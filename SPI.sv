==> flow/design.v <==
interface spi_intf;
  logic clk, rst;
  logic mosi, miso;
  logic ss;
  logic [8-1:0] data_in, data_out;
  logic cpol, cpha;
  logic [1:0] mode;
  logic start;
  logic sck;
endinterface
module spi_master(
  input clk, rst,
  input start,
  input cpol, cpha,
  input [8-1:0] data_in,
  output [8-1:0] data_out,
  output sck,
  output [1:0] mode,
  output reg ss,
  output reg mosi,
  input miso
);
  reg temp_sck;
  reg buf_start;
  reg spi_trail, spi_lead;
  integer count;
  always@(posedge clk) begin
    buf_start <= start;
  end
  always@(posedge clk) begin
    if(rst) begin
      temp_sck <= cpol;
      count <= 0;
      {spi_trail, spi_lead} <= 2'b00;
    end
    else begin
      if(buf_start) begin
        spi_lead <= 1'b0;
      	spi_trail <= 1'b0;
        if(count == (80000000/(2*10000000))-1) begin
          spi_lead <= 1'b1;
          temp_sck <= ~temp_sck;
          count <= count + 1;
        end
        else if(count == (80000000/(2*10000000))*2-1) begin
          spi_trail <= 1'b1;
          temp_sck <= ~temp_sck;
          count <= 0;
        end
        else begin
          count <= count + 1;
        end
      end
      else begin
        temp_sck <= cpol;
        spi_trail <= 1'b0;
        spi_lead <= 1'b0;
        count <= 0;
      end
    end
  end
  assign sck = temp_sck;
  assign mode = {cpol, cpha};
  typedef enum bit [1:0] {IDLE_TX, HOLD_TX, SHIFT_TX, STOP_TX} states_tx;
  states_tx state_tx;
  reg [8-1:0] temp_din;
  integer data_count;
  always@(posedge clk) begin
    if(rst) begin
      data_count <= 7;
      temp_din <= 0;
      state_tx <= IDLE_TX;
      mosi <= 1'b0;
      ss <= 1'b1;
    end
    else begin
      case(state_tx)
        IDLE_TX: begin
          if(buf_start) begin
            temp_din <= data_in;
            ss <= 1'b0;
            data_count <= 7;
            if(cpha == 1'b0) begin
              state_tx <= HOLD_TX;
            end
            else begin
              state_tx <= SHIFT_TX;
            end
          end
          else begin
            temp_din <= 0;
            state_tx <= IDLE_TX;
            ss <= 1'b1;
          end
        end
        HOLD_TX: begin
          if(spi_lead) begin
            mosi <= temp_din[data_count];
            data_count <= data_count - 1;
            state_tx <= SHIFT_TX;
          end
        end
        SHIFT_TX: begin
          if((cpha == 1'b0 && spi_trail)||(cpha == 1'b1 && spi_lead)) begin
            mosi <= temp_din[data_count];
            if(data_count!=0) begin
              state_tx <= SHIFT_TX;
              data_count <= data_count-1;
            end
            else begin
              state_tx <= STOP_TX;
            end
          end
        end
        STOP_TX: begin
          state_tx <= IDLE_TX;
        end
      endcase
    end
  end
  typedef enum bit [1:0] {IDLE_RX, SAMPLE_RX, STOP_RX} states_rx;
  states_rx state_rx;
  reg [8-1:0] temp_dout;
  integer data_count1;
  always@(posedge clk) begin
    if(rst) begin
      data_count1 <= 0;
      temp_dout <= 0;
      state_rx <= IDLE_RX;
    end
    else begin
      case(state_rx) 
        IDLE_RX: begin
          if(buf_start) begin
            temp_dout <= 0;
            state_rx <= SAMPLE_RX;
            data_count1 <= 0;
          end
          else begin
            state_rx <= IDLE_RX;
            temp_dout <= 0;
          end
        end
        SAMPLE_RX: begin
          if((cpha == 1'b0 && spi_lead) || (cpha == 1'b1 && spi_trail)) begin
            temp_dout[7-data_count1] <= miso;
            if(data_count1 == 7) begin
              data_count1 <= 0;
              state_rx <= STOP_RX;
            end
            else begin
              data_count1 <= data_count1 + 1;
              state_rx <= SAMPLE_RX;
            end
          end
        end
        STOP_RX: begin
          state_rx <= IDLE_RX;
        end
      endcase
    end
  end
  assign data_out = temp_dout;
endmodule
**Tool chain data of spi_master**

What the tools print for spi_master, step after step.
Line numbers count from 1 in the design file above.
Cell names lack the library's common part.
Not given: n/a

- Top: spi_master
- Clock port: clk
- Library: sky130hd
- Timing corner: tt_025C_1v80

**After elaboration**

Source: Yosys, flattened and elaborated, memories not mapped. Widths are those after wreduce. Registers that Yosys merges into a memory's read port (data or address) are not register bits. Print and check cells do not count. Equal cells are merged and count once.

- Add/subtract/negate cells: 5
- Equal/unequal tests: 15
- Shift operators: 3
- Mux-type cells: 34
- Bitwise gates (word level): 6
- Reduce/logical cells: 22

Operators by type and width:

| kind | number |
|---|---|
| 32-bit 2-to-1 mux | 9 |
| 32-bit case mux with 3-bit select | 1 |
| 32-bit by 2-bit adder with 32-bit output with constant B | 2 |
| 32-bit by 4-bit == test with 1-bit output with constant B | 2 |
| 32-bit case mux with 2-bit select | 1 |
| 1-bit by 33-bit variable shift with 8-bit output | 1 |
| 1-bit by 33-bit variable shift with 8-bit output with constant A | 1 |
| 32-bit negator with 33-bit output | 1 |
| 32-bit by 2-bit subtractor with 32-bit output with constant B | 1 |
| 32-bit by 3-bit == test with 1-bit output with constant B | 1 |
| 32-bit nonzero test | 1 |
| 4-bit by 32-bit subtractor with 32-bit output with constant A | 1 |
| 8-bit by 32-bit indexed select with 1-bit output | 1 |
| 8-bit case mux with 2-bit select | 1 |
| 8-bit 2-to-1 mux | 2 |
| 2-bit != test with constant B | 6 |
| 2-bit 2-to-1 mux | 6 |
| 1-bit 2-to-1 mux | 11 |
| 3-bit AND reduction | 3 |
| 8-bit AND | 1 |
| 8-bit OR | 1 |
| 8-bit inverter | 1 |
| 2-bit case mux with 4-bit select | 1 |
| 2-bit == test with constant B | 3 |
| 3-bit nonzero test | 2 |
| 2-bit case mux with 3-bit select | 1 |
| 5-bit AND reduction | 1 |
| 1-bit logical AND | 4 |

Other operator kinds: 11; their cells: 18.

- Register bits: 122
- Bits of input ports: 14
- Output and inout port bits: 13
- Cells after elaboration: 98

**Longest topological paths**

Yosys ltp: most cells in a row. Word level: on the elaborated netlist, between registers, memories and ports. Mapped: between sequential cells and ports; inverters and the memories' decode and read muxes count.

- Depth in word-level cells: 8
- ABC_AREA: 0
- Gate-level depth with buffers: 18
- Depth with buffers taken out: 13

**Mapped cells and area**

Yosys stat after the flow's synthesis: flattened, memories mapped to cells. It holds for the ABC_AREA given above (unset counts as 0); a run with the other value may have another netlist.

Cells by type:

| type | number |
|---|---|
| dfxtp_1 | 124 |
| nor2_1 | 150 |
| xnor2_1 | 61 |
| xor2_1 | 59 |
| nand2_1 | 81 |
| a21oi_1 | 48 |
| nand3_1 | 45 |
| nor3_1 | 45 |
| o21ai_0 | 33 |
| clkbuf_1 | 43 |
| nor4_1 | 25 |
| or3_1 | 22 |
| and3_1 | 20 |
| nor2b_1 | 18 |
| a31oi_1 | 15 |
| nand4_1 | 15 |
| ha_1 | 6 |
| nand2b_1 | 12 |

Other cell types: 59; their cells: 181.

- Cell count: 1003
- Mapped area: 7842.5 µm²
- Sequential area: 2512.4 µm²
- Flip-flops: 125
- Buffers: 66

**Path before layout**

Path of least setup slack by OpenSTA after synthesis, without wires, with an ideal clock, recovery checks aside; 20% of the period is set as input and as output delay. Where synthesis merged equal registers, the netlist keeps one of their names.

- Path kind: flip-flop to flip-flop
- Start point: register data_count1[3]
- End point: register temp_dout[2]
- Clock period: 5280 ps
- Launch time at the first pin: 0 ps
- Arrival: 4140 ps
- Data required time: 5160 ps
- Path slack: 1021 ps
- Path delay: 4260 ps
- Stages on the path: 18
- Period reached after synthesis: 4259 ps

"path delay" = arrival - input delay + setup time.
"stages on the path" counts driving pins, that of a launching flip-flop among them; a cell with two outputs on the path counts twice.
"period reached after synthesis" is the clock period less the worst setup slack; recovery checks do not enter. This is arithmetic on one report: input and output delays are still those of the set period (20% each).
The rows between start and end are the longest chain of elaborated cells between them; the timing report does not say that the signal goes this way. Where chains are equally long, one stands for them.
A line is the first line of the expression or statement that the cell stems from. Yosys adds cells for indexed reads and writes and turns some case tables into memories.
A register here has more assigning lines than the two given.
Where a signal picks the word or bit written, the line may be left out of the assigning lines.

- Cell sequence: dfxtp_1 clkbuf_1 inv_1 ha_1 buf_2 xnor2_1 nor4_4 o2111ai_4 or4_4 buf_6 nor4_4 nor2_1 a211oi_1 o2111ai_1 a2111oi_4 buf_6 a31oi_1 a211o_1
- Length of the longest elaborated chain: 8
- Elaborated cells between the ends (all ways): 9
- Source lines of those cells: 3

Ends and longest elaborated chain, post-synthesis:

| item | RTL line | source |
|---|---|---|
| start: declaration | 124 | `integer data_count1;` |
| start: assignment | 127 | `data_count1 <= 0;` |
| start: assignment | 152 | `data_count1 <= data_count1 + 1;` |
| 4-bit by 32-bit subtractor with 32-bit output | 146 | `temp_dout[7-data_count1] <= miso;` |
| 32-bit negator with 33-bit output | 146 |  |
| 1-bit by 33-bit variable shift with 8-bit output | 146 |  |
| 8-bit inverter | 146 |  |
| 8-bit AND | 146 |  |
| 8-bit OR | 146 |  |
| 8-bit 2-to-1 mux | 145 | `if((cpha == 1'b0 && spi_lead) \|\| (cpha == 1'b1 && spi_trail)) begin` |
| 8-bit case mux with 2-bit select | 132 | `case(state_rx)` |
| end: assignment | 128 | `temp_dout <= 0;` |
| end: assignment | 135 | `temp_dout <= 0;` |
| end: declaration | 123 | `reg [8-1:0] temp_dout;` |

**Path in the finished layout**

Path of least setup slack in the final report of run 1 (OpenROAD, finished layout, wires in). Where an end is a register, its clock arrival counts in the times.
The path's times are printed in steps of 10 ps; the period is the one set.

- Path kind: flip-flop to flip-flop
- Start point: register data_count1[5]
- End point: register temp_dout[2]
- Clock period: 3580 ps
- Launch time at the first pin: 440 ps
- Arrival: 4310 ps
- Data required time: 3900 ps
- Path slack: -410 ps
- Stages on the path: 16

The rows between start and end are the longest chain of elaborated cells between them; the timing report does not say that the signal goes this way. Where chains are equally long, one stands for them.
A register here has more assigning lines than the two given.
Where a signal picks the word or bit written, the line may be left out of the assigning lines.

- Cell sequence: dfxtp_1 buf_4 or4_4 o21ai_1 buf_4 o2111ai_4 or4_4 buf_4 xnor2_1 nand4_1 nor4_2 a41oi_2 a2111oi_4 buf_12 a31oi_1 a211o_1
- Length of the longest elaborated chain: 8
- Elaborated cells between the ends (all ways): 9
- Source lines of those cells: 3

Ends and longest elaborated chain, post-layout:

| item | RTL line | source |
|---|---|---|
| start: declaration | 124 | `integer data_count1;` |
| start: assignment | 127 | `data_count1 <= 0;` |
| start: assignment | 152 | `data_count1 <= data_count1 + 1;` |
| 4-bit by 32-bit subtractor with 32-bit output | 146 | `temp_dout[7-data_count1] <= miso;` |
| 32-bit negator with 33-bit output | 146 |  |
| 1-bit by 33-bit variable shift with 8-bit output | 146 |  |
| 8-bit inverter | 146 |  |
| 8-bit AND | 146 |  |
| 8-bit OR | 146 |  |
| 8-bit 2-to-1 mux | 145 | `if((cpha == 1'b0 && spi_lead) \|\| (cpha == 1'b1 && spi_trail)) begin` |
| 8-bit case mux with 2-bit select | 132 | `case(state_rx)` |
| end: assignment | 128 | `temp_dout <= 0;` |
| end: assignment | 135 | `temp_dout <= 0;` |
| end: declaration | 123 | `reg [8-1:0] temp_dout;` |

Subject: spi_master on sky130hd, stored results

Hello all,

Record of 2 stored runs of the RTL-to-layout flow on spi_master, platform sky130hd. The runs are unordered. Constraints: input delay and output delay 20% of the set period each, output load 0.01 pF.
"clock period reached" means the clock period less the worst setup slack. The figure is calculated, with input and output delays left at 20% of the set period.
"time used up by the worst setup path" means the part of the period allowed to the worst setup path (the constraints hold back 20% at inputs and 20% at outputs) less its slack; where the path has registers, the arrival times of their clocks count too.
"power consumption" rests on the timing tool's default activity at the inputs, not on a simulated workload.
"time used up by the worst setup path" is known to 10 ps.
A setting shown as n/a is not set for that run.

| item | run 1 | run 2 |
|---|---|---|
| period_ns | 3.58 | 2.61 |
| CORE_UTILIZATION | 24 | 35 |
| PLACE_DENSITY_LB_ADDON | 0.23 | n/a |
| CELL_PAD_IN_SITES_GLOBAL_PLACEMENT | 3 | 2 |
| TNS_END_PERCENT | 5 | n/a |
| GPL_TIMING_DRIVEN | 1 | n/a |
| CTS_CLUSTER_DIAMETER | 129 | n/a |
| CAP_MARGIN | 35 | 20 |
| SLEW_MARGIN | 20 | 20 |
| CORE_MARGIN | 2 | 2 |
| SETUP_SLACK_MARGIN | n/a | -0.21 |
| PLACE_DENSITY | n/a | 0.47 |
| HOLD_SLACK_MARGIN | n/a | 0.13 |
| GPL_ROUTABILITY_DRIVEN | n/a | 0 |
| MIN_ROUTING_LAYER | n/a | met1 |
| standard-cell area after layout (µm²) | 10209.8 | 10750.3 |
| utilization in the final report | 0.315 | 0.491 |
| area of the die (µm²) | 34140.0 | 23620.6 |
| setup slack of the critical path (ps) | -407 | -1243 |
| power consumption (mW) | 3.229 | 4.648 |
| cell area after synthesis (µm²) | 7842.5 | 7842.5 |
| clock period reached (ps) | 3987 | 3853 |
| time used up by the worst setup path (ps) | 3990 | 3850 |
| class of the worst setup path | flip-flop to flip-flop | flip-flop to flip-flop |

Thanks
